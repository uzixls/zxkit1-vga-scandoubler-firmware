==> flow/design.v <==
module scandoubler(
    input R_IN,
    input G_IN,
    input B_IN,
    input I_IN,
    input KSI_IN,
    input SSI_IN,
    input F14,
    input F14_2,
    output F28o,
    input F28,
    input INVERSE_RGBI,
    input INVERSE_KSI,
    input INVERSE_SSI,
    input INVERSE_F14MHZ,
    input VGA_SCART,
    input SET_FK_IN,
    input SET_FK_OUT,
    output reg R_VGA,
    output reg G_VGA,
    output reg B_VGA,
    output reg [2:0] I_VGA,
    output reg VSYNC_VGA,
    output reg HSYNC_VGA,
    output R_VIDEO,
    output G_VIDEO,
    output B_VIDEO,
    output [2:0] I_VIDEO,
    output A17,
    output reg [16:0] A,
    output reg WE,
    output reg UB,
    output reg LB,
    output OE,
    inout [15:0] D
);
assign F28o = F14 ^ F14_2 ^ INVERSE_F14MHZ;
reg ssi = 0, ksi0 = 0;
wire ksi = ksi0 ^ ~KSI_IN;
reg [7:0] ssi_cnt = 0;
reg [7:0] ssi_len = 0;
always @(posedge F28) begin
    if (SSI_IN == ksi0) begin
        ssi_cnt <= ssi_cnt + 1'b1;
        if (&ssi_cnt)
            ksi0 <= ~ksi0;
        ssi <= 1'b0;
    end
    else if (|ssi_cnt) begin
        ssi_len <= ssi_cnt;
        ssi_cnt <= 0;
        ssi <= 1'b1;
    end
    else begin
        ssi <= 1'b0;
    end
end
reg [11:0] hcnt_in = 0;
reg [11:0] hlen = 0;
reg even_line = 0;
always @(posedge F28) begin
    if (ssi) begin
        even_line <= !even_line;
        hlen <= hcnt_in;
        hcnt_in <= 0;
    end
    else begin
        hcnt_in <= hcnt_in + 1'b1;
    end
end
reg [10:0] hcnt_vga = 0;
always @(posedge F28) begin
    if (hcnt_vga == hlen[11:1] || ssi)
        hcnt_vga <= 0;
    else
        hcnt_vga <= hcnt_vga + 1'b1;
end
assign A17 = 1'b0;
assign OE = 1'b0;
wire write_pixel = ~hcnt_in[0];
reg [3:0] ibgr_reg1, ibgr_reg2, ibgr_in;
always @(posedge F28) begin
    WE <= ~write_pixel;
    LB <= write_pixel?  hcnt_in[1] : 1'b0;
    UB <= write_pixel? ~hcnt_in[1] : 1'b0;
    A[16:0] <= write_pixel?
        {{6{1'b0}}, ~even_line, hcnt_in[11:2]} :
        {{6{1'b0}},  even_line, hcnt_vga[10:1]} ;
    ibgr_in = {4{~INVERSE_RGBI}} ^ {I_IN, B_IN, G_IN, R_IN};
    if (write_pixel) begin
        ibgr_reg1 <= D[3:0];
        ibgr_reg2 <= D[11:8];
    end
    else begin
        ibgr_reg1 <= ibgr_reg2;
    end
end
assign D[15:0] = !write_pixel?
    {{4{1'b0}}, ibgr_in, {4{1'b0}}, ibgr_in} :
    {16{1'bz}} ;
wire HBLANK_VGA = (hcnt_vga < (ssi_len[7:1]+ssi_len[7:2]));
always @(posedge F28) begin
    VSYNC_VGA <= ~INVERSE_KSI ^ ksi;
    HSYNC_VGA <= ~INVERSE_SSI ^ (hcnt_vga < ssi_len[7:1]);
    R_VGA     <= !HBLANK_VGA && (ibgr_reg1[0]               );
    G_VGA     <= !HBLANK_VGA && (ibgr_reg1[1]               );
    B_VGA     <= !HBLANK_VGA && (ibgr_reg1[2]               );
    I_VGA[0]  <= !HBLANK_VGA && (ibgr_reg1[0] & ibgr_reg1[3]);
    I_VGA[1]  <= !HBLANK_VGA && (ibgr_reg1[1] & ibgr_reg1[3]);
    I_VGA[2]  <= !HBLANK_VGA && (ibgr_reg1[2] & ibgr_reg1[3]);
end
assign R_VIDEO    = R_IN ^ ~INVERSE_RGBI;
assign G_VIDEO    = G_IN ^ ~INVERSE_RGBI;
assign B_VIDEO    = B_IN ^ ~INVERSE_RGBI;
assign I_VIDEO[0] = I_IN ^ ~INVERSE_RGBI;
assign I_VIDEO[1] = I_IN ^ ~INVERSE_RGBI;
assign I_VIDEO[2] = I_IN ^ ~INVERSE_RGBI;
endmodule
Reports on scandoubler --
Tool output for the design above, in the order of the flow. Lines are those of the file above, counted from 1. Cell names lack the library's common part. The mark -- stands for no value.
Design: top module scandoubler, clock input F28, cell library sky130hd, timing corner tt_025C_1v80

Elaborated design --
Yosys after proc, flatten, opt, wreduce and memory -nomap, before mapping. Memory bits, and registers merged into a memory's read port (data or address), are not among the register bits. Print and check cells are not counted. Equal cells are merged and count once.
Bit counts: register bits after elaboration 88, input bits 16, output and inout bits 53, elaborated cells 69
Operators by class: add/subtract/negate cells 4, magnitude comparators 2, eq/ne operators 2, mux-type cells 6, bitwise logic cells 21, reductions and logical operators 13
Operators with widths (count):
- 2-to-1 mux 16 bit | 1
- 2-to-1 mux 8 bit | 2
- adder 12 x 1 -> 12 bit (second input constant) | 1
- adder 11 x 1 -> 11 bit (second input constant) | 1
- == test 11 bit | 1
- less-than comparator 11 x 7 -> 1 bit | 1
- less-than comparator 11 x 8 -> 1 bit | 1
- 2-to-1 mux 11 bit | 1
- bitwise XOR 1 bit | 9
- AND reduction 9 bit | 1
- NOT 1 bit | 8
- adder 7 x 6 -> 8 bit | 1
- adder 8 x 1 -> 8 bit (second input constant) | 1
- OR reduction 8 bit | 1
- logical AND 1 bit | 6
- bitwise XOR 4 bit | 1
- 2-to-1 mux 4 bit | 1
- AND 1 bit | 3
- logical NOT 1 bit | 2
- AND reduction 2 bit | 1
- nonzero test 2 bit | 1
- == test 1 bit | 1
- logical OR 1 bit | 1
- 2-to-1 mux 1 bit | 1

Logic depth --
Yosys ltp: most cells in a row. Word level: on the elaborated netlist, between registers, memories and ports. Mapped: between sequential cells and ports; inverters and the memories' decode and read muxes count.
Depth: depth after elaboration 4, ABC_AREA 0, mapped depth 11, depth with buffers taken out 11

Mapped cells and area --
Source: synth_stat.txt of the flow (Yosys; design flattened, memories mapped). It holds for the ABC_AREA given above (unset counts as 0); a run with the other value may have another netlist. The area totals of this step are shown rounded.
Synthesis totals: cells in the netlist 363, chip area (Yosys) 0.004 mm², sequential area 0.002 mm², flip-flop cells 86, buffers 29
Cell types:
- dfxtp_1 | count 54, area in all 1.08E+03 µm²
- edfxtp_1 | count 32, area in all 960.922 µm²
- ha_1 | count 25, area in all 312.8 µm²
- xnor2_1 | count 30, area in all 262.752 µm²
- xor2_1 | count 19, area in all 166.41 µm²
- buf_4 | count 22, area in all 165.158 µm²
- mux2_2 | count 13, area in all 146.39 µm²
- nor2_1 | count 39, area in all 146.39 µm²
- inv_1 | count 20, area in all 75.072 µm²
- nand2_1 | count 19, area in all 71.318 µm²
- nor4_1 | count 8, area in all 50.048 µm²
- a21oi_1 | count 9, area in all 45.043 µm²
- nand3_1 | count 9, area in all 45.043 µm²
- nor3_1 | count 8, area in all 40.038 µm²
- o21ai_0 | count 7, area in all 35.034 µm²
- and3_1 | count 5, area in all 31.28 µm²
- nand4_1 | count 5, area in all 31.28 µm²
- nor3b_1 | count 4, area in all 30.029 µm²
Other cell types: 24; their cells: 35.

Path before layout --
OpenSTA on the mapped netlist: ideal clock, no wires. The path of least setup slack (recovery checks aside). Input and output delay are each 20% of the period. Register names are those of the netlist, which keeps one name where synthesis merged equal registers.
Timing path after synthesis: path kind register to register, from register ssi_len[2], to register I_VGA[0], period 3810 ps, setup time 141 ps, time at the first pin 0 ps, data arrival time 2418 ps, required time 3669 ps, slack 1251 ps, path delay 2559 ps, stages 11, path buffers 0, period reached after synthesis 2559 ps
"path delay" = arrival - input delay + setup time. "stages" counts driving pins, that of a launching flip-flop among them; a cell with two outputs on the path counts twice. "period reached after synthesis" is the clock period less the worst setup slack; recovery checks do not enter. This is arithmetic on one report: input and output delays are still those of the set period (20% each). Between the ends stands the longest chain of elaborated cells between them, by number of cells; it is not shown to be the way that was timed. Of several equally long chains one is given. Each line given opens the expression or statement behind the cell; cells for indexed reads and writes are added by Yosys, which also makes memories of some case tables.
Between the ends, after synthesis: cells stage by stage edfxtp_1 -> ha_1 -> fa_1 -> a21oi_1 -> o21ai_0 -> xnor2_1 -> ha_1 -> a211oi_1 -> o211ai_1 -> a21oi_1 -> nor3_1, cells in the longest elaborated chain 4, elaborated cells between the ends (all ways) 4, those cells by class add/sub: 1; compare: 1; reduce/logical: 2
Ends and longest elaborated chain, after synthesis:
- start, declared | line 41 | reg [7:0] ssi_len = 0;
- start, assigned | line 50 | ssi_len <= ssi_cnt;
- adder 7 x 6 -> 8 bit | line 101 | wire HBLANK_VGA = (hcnt_vga < (ssi_len[7:1]+ssi_len[7:2]));
- less-than comparator 11 x 8 -> 1 bit | line 101
- logical NOT 1 bit | line 108 | I_VGA[0]  <= !HBLANK_VGA && (ibgr_reg1[0] & ibgr_reg1[3]);
- logical AND 1 bit | line 108
- end, assigned | line 108
- end, declared | line 22 | output reg [2:0] I_VGA,

Path in the finished layout --
Path of least setup slack in the final report of record 1 (OpenROAD, finished layout, wires in). Where an end is a register, its clock arrival counts in the times. The path's times are printed in steps of 10 ps; the period is the one set.
Timing path post-layout: path kind register to register, from register ssi_len[1], to register G_VGA, period 2630 ps, setup time 80 ps, time at the first pin 360 ps, data arrival time 3050 ps, required time 2930 ps, slack -120 ps, stages 12, path buffers 0
Between the ends stands the longest chain of elaborated cells between them, by number of cells; it is not shown to be the way that was timed. Of several equally long chains one is given.
Between the ends, post-layout: cells stage by stage edfxtp_1 -> ha_2 -> fa_2 -> a21oi_2 -> o211ai_1 -> a21oi_2 -> xnor2_1 -> ha_1 -> nand4_1 -> nor2_1 -> a21oi_4 -> nor3b_1, cells in the longest elaborated chain 4, elaborated cells between the ends (all ways) 4, those cells by class add/sub: 1; compare: 1; reduce/logical: 2
Ends and longest elaborated chain, post-layout:
- start, declared | line 41 | reg [7:0] ssi_len = 0;
- start, assigned | line 50 | ssi_len <= ssi_cnt;
- adder 7 x 6 -> 8 bit | line 101 | wire HBLANK_VGA = (hcnt_vga < (ssi_len[7:1]+ssi_len[7:2]));
- less-than comparator 11 x 8 -> 1 bit | line 101
- logical NOT 1 bit | line 106 | G_VGA     <= !HBLANK_VGA && (ibgr_reg1[1]               );
- logical AND 1 bit | line 106
- end, assigned | line 106
- end, declared | line 20 | output reg G_VGA,

Subject: scandoubler on sky130hd, stored results

Hello all,

Design scandoubler on sky130hd. What follows are 2 stored runs of the flow, each under its own settings; their order means nothing. The constraints put input and output delay at 20% of the set period each and load the outputs with 0.01 pF.
"period reached" is the run's clock period less its worst setup slack. It is reckoned from that one timing run; input and output delays stay at 20% of the period that was set.
"worst path time" is the time allowed to the run's worst setup path (the clock period less input and output delay, where it has them) less its slack. Clock arrival times count: a late capture clock shortens it, a late launch clock lengthens it.
"total power of the final layout" is the tool's figure for a default switching activity; nothing was simulated.
"worst path time" is known to 10 ps.
The measured numbers are rounded.

[record 1] flow files
==> flow/run.sh <==
#!/bin/bash
# the make line also repeats the synthesis and layout settings of config.mk as NAME=value (left out here)
make -C /OpenROAD-flow-scripts/flow DESIGN_CONFIG=/design/flow/config.mk WORK_HOME=/design/flow/orfs CLKGATE_MAP_FILE= finish
==> flow/config.mk <==
export PLATFORM = sky130hd
export DESIGN_NAME = scandoubler
export DESIGN_NICKNAME = scandoubler
export VERILOG_FILES = /design/flow/design.v
export SDC_FILE = /design/flow/constraint.sdc
export NUM_CORES = 4
export LEC_CHECK = 0
export CAP_MARGIN = 20
export CORE_MARGIN = 2
export CORE_UTILIZATION = 38
export CTS_CLUSTER_SIZE = 60
export GPL_ROUTABILITY_DRIVEN = 0
export GPL_TIMING_DRIVEN = 1
export MIN_ROUTING_LAYER = met2
export PLACE_DENSITY = 0.9
export SETUP_SLACK_MARGIN = -0.11
export SLEW_MARGIN = 25
==> flow/constraint.sdc <==
create_clock -name core_clock -period 2.63 [get_ports {F28}]
set_input_delay 0.5260 -clock core_clock [delete_from_list [all_inputs] [get_ports {F28}]]
set_output_delay 0.5260 -clock core_clock [all_outputs]
set_load 0.01 [all_outputs]

[record 1] result: synthesized cell area 0.004 mm²; full die area 0.011 mm²; utilization 46 %; setup slack of the worst path -120 ps; total negative setup slack -420 ps; final worst hold slack 240 ps; total power of the final layout 4.9 mW; period reached 2752 ps; worst path time 2750 ps; type of the worst setup path register to register

[record 2] flow files
==> flow/run.sh <==
#!/bin/bash
# the make line also repeats the synthesis and layout settings of config.mk as NAME=value (left out here)
make -C /OpenROAD-flow-scripts/flow DESIGN_CONFIG=/design/flow/config.mk WORK_HOME=/design/flow/orfs CLKGATE_MAP_FILE= finish
==> flow/config.mk <==
export PLATFORM = sky130hd
export DESIGN_NAME = scandoubler
export DESIGN_NICKNAME = scandoubler
export VERILOG_FILES = /design/flow/design.v
export SDC_FILE = /design/flow/constraint.sdc
export NUM_CORES = 4
export LEC_CHECK = 0
export ABC_AREA = 1
export CAP_MARGIN = 20
export CELL_PAD_IN_SITES_GLOBAL_PLACEMENT = 0
export CORE_ASPECT_RATIO = 0.55
export CORE_MARGIN = 2
export CORE_UTILIZATION = 23
export PLACE_DENSITY_LB_ADDON = 0.28
export SETUP_SLACK_MARGIN = 0.77
export SLEW_MARGIN = 20
export TNS_END_PERCENT = 65
==> flow/constraint.sdc <==
create_clock -name core_clock -period 4.61 [get_ports {F28}]
set_input_delay 0.9220 -clock core_clock [delete_from_list [all_inputs] [get_ports {F28}]]
set_output_delay 0.9220 -clock core_clock [all_outputs]
set_load 0.01 [all_outputs]

[record 2] result: synthesized cell area 0.0041 mm²; full die area 0.019 mm²; utilization 29 %; setup slack of the worst path 1300 ps; total negative setup slack 0 ps; final worst hold slack 440 ps; total power of the final layout 2.7 mW; period reached 3275 ps; worst path time 1430 ps; type of the worst setup path input to output

Thanks
